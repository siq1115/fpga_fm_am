==> flow/design.v <==
module seg(clk,SEL,disnum,rst,SCLK,RCLK,SER);
input                   clk; 
input           [15:0]  disnum;
output                  SER;
output                  SCLK;
output                  RCLK;
output           [3:0]  SEL;
input                   rst;
wire [4:0]   dis1bit;
reg [1:0]   cnt = 3'b0;
reg [7:0]   sel;
reg [7:0]   dig;
reg [3:0]   cntClkDiv = 4'd0;
assign SCLK = (cntClkDiv < 4'd8) ? ~clk : 1'b0;
assign SEL = sel;
assign RCLK = (cntClkDiv == 4'd9) ? 1'b1 : 1'b0;
assign SER = (cntClkDiv < 4'd8) ? dig[cntClkDiv] : dig[7];
assign dis1bit = disnum[cnt*4 +: 4];
always @(posedge clk or posedge rst) begin
    if (rst) begin
        cntClkDiv <= 3'd0;
    end
    else begin
        if (cntClkDiv > 4'd10) begin
            cntClkDiv <= 4'd0;
        end
        else begin
            cntClkDiv <= cntClkDiv + 4'd1;
        end
    end
end
always @(dis1bit) begin
    case(dis1bit)
        4'd0: dig <= 8'b11111100;
        4'd1: dig <= 8'b01100000;
        4'd2: dig <= 8'b11011010;
        4'd3: dig <= 8'b11110010;
        4'd4: dig <= 8'b01100110;
        4'd5: dig <= 8'b10110110;
        4'd6: dig <= 8'b10111110;
        4'd7: dig <= 8'b11100000;
        4'd8: dig <= 8'b11111110;
        4'd9: dig <= 8'b11110110;
        4'd10: dig <=8'b11101110;
        4'd11: dig <=8'b01101110;
        4'd12: dig <=8'b10011100;
    default : dig <= 8'b00000000;
    endcase
end
always @(cnt) begin
    case(cnt-1'b1)
        2'd3:sel<=4'b1110;
        2'd2:sel<=4'b1101;
        2'd1:sel<=4'b1011;
        2'd0:sel<=4'b0111;
    endcase
end
always @(posedge clk or posedge rst) begin
    if (rst) begin
        cnt <= 3'b0;
    end
    else begin
        if (cntClkDiv == 4'd8) begin
            cnt <= cnt + 1'b1; 
        end
        else begin
            cnt <= cnt;
        end
    end
end
endmodule 
* Tool chain data of seg
What the tools print for seg, step after step. Lines are those of the file above, counted from 1. Operators carry their Yosys type and port widths (W data, S select, Z words). Library cell names are shortened. A cell with - has no value.
Set-up: design top seg, clock port clk, standard-cell library sky130hd, library corner tt_025C_1v80

* Word level
Counts by Yosys on the flattened word-level netlist (proc, flatten, opt, wreduce; memories kept). Register bits leave out memories and registers merged into their read ports (data or address); mux counts leave out enables and synchronous resets folded into registers. Print and check cells are left out. Cells with the same type and inputs are merged into one. Yosys's memory passes give these memory sizes; they may raise the number of words (mostly to a power of two), join words into wider ones and drop unused or constant bits.
Word-level totals: flip-flop bits (word level) 6, bits in read-only memories 112, memories 1, input port bits 18, elaborated cells 22
Cells by class: add/sub/neg operators 3, magnitude comparators 2, equality and inequality tests 5, shift-type cells 2, mux-type cells 5, bitwise logic cells 1, reductions and logical operators 1
Memories:
- (name not given) | depth 16, bits a word 7, read ports 1, write ports 0, RTL line 33 | case(dis1bit)
Operator list (number):
- $shiftx A16 B5 Y4 | 1
- $pmux W4 S4 | 1
- $eq A4 B4 Y1 const B | 2
- $shiftx A8 B4 Y1 | 1
- $eq A2 B2 Y1 const B | 2
- $add A4 B1 Y4 const B | 1
- $gt A4 B4 Y1 const B | 1
- $lt A4 B4 Y1 const B | 1
- $mux W4 | 1
- $mux W1 | 3
- $add A2 B1 Y2 const B | 1
- $sub A2 B1 Y2 const B | 1
- $eq A2 B1 Y1 const B | 1
- $logic_not A2 Y1 | 1
- $not A1 Y1 | 1

* Logic depth
Longest topological path by Yosys (ltp), each cell counted once; first at word level (registers and memories cut), then after technology mapping (sequential cells cut; the memories' decode and read muxes count).
Logic depth: depth after elaboration 3, ABC_AREA 0, depth in mapped cells 9

* Mapped cells and area
Source: synth_stat.txt of the flow (Yosys; design flattened, memories mapped). It holds for the ABC_AREA given above (unset counts as 0); a run with the other value may have another netlist.
Synthesis totals: cell count 89, chip area (Yosys) 837.1 µm², mapped flip-flops 6
Cell types:
- ha_1 | number 13, area in all 162.656 µm²
- dfrtp_1 | number 6, area in all 150.144 µm²
- mux4_1 | number 3, area in all 78.826 µm²
- mux4_2 | number 3, area in all 67.565 µm²
- inv_1 | number 12, area in all 45.043 µm²
- xor2_1 | number 4, area in all 35.034 µm²
- nand2_1 | number 7, area in all 26.275 µm²
- a31oi_1 | number 4, area in all 25.024 µm²
- nor2_1 | number 6, area in all 22.522 µm²
- o21ai_0 | number 4, area in all 20.019 µm²
- o32ai_2 | number 1, area in all 16.266 µm²
- o41ai_2 | number 1, area in all 16.266 µm²
- nand3b_1 | number 2, area in all 15.014 µm²
- nand2b_1 | number 2, area in all 12.512 µm²
- o22ai_1 | number 2, area in all 12.512 µm²
- buf_6 | number 1, area in all 11.261 µm²
- mux2_2 | number 1, area in all 11.261 µm²
- a21oi_1 | number 2, area in all 10.01 µm²
Not listed: further types 14, cells in them 15.

Ticket comment

Measured results for seg: 2 stored runs of the Yosys and OpenROAD flow on sky130hd. The settings differ; the order carries no meaning. The constraints put input and output delay at 20% of the set period each and load the outputs with 0.01 pF.
"achieved clock period" is the run's clock period less its worst setup slack. It is reckoned from that one timing run; input and output delays stay at 20% of the period that was set.
"power" rests on the timing tool's default activity at the inputs, not on a simulated workload.
[entry A] settings: period_ns=3.12, CORE_UTILIZATION=26, SETUP_SLACK_MARGIN=0.08, PLACE_DENSITY_LB_ADDON=0.16, CELL_PAD_IN_SITES_GLOBAL_PLACEMENT=2, ABC_AREA=0, GPL_TIMING_DRIVEN=0, CAP_MARGIN=0, MAX_ROUTING_LAYER=met5, CORE_MARGIN=2, SLEW_MARGIN=20
[entry A] result: chip area after synthesis (Yosys) 837.1 µm², die area 3689.3 µm², utilization 0.428, worst setup slack after layout -0.093 ns, power 0.3061 mW, achieved clock period 3.213 ns
[entry B] settings: period_ns=2.83, CORE_UTILIZATION=18, CELL_PAD_IN_SITES_GLOBAL_PLACEMENT=2, GPL_ROUTABILITY_DRIVEN=0, CTS_CLUSTER_SIZE=86, CAP_MARGIN=20, CORE_MARGIN=2, SLEW_MARGIN=20
[entry B] result: chip area after synthesis (Yosys) 837.1 µm², die area 5212.1 µm², utilization 0.312, worst setup slack after layout -0.210 ns, power 0.4421 mW, achieved clock period 3.040 ns
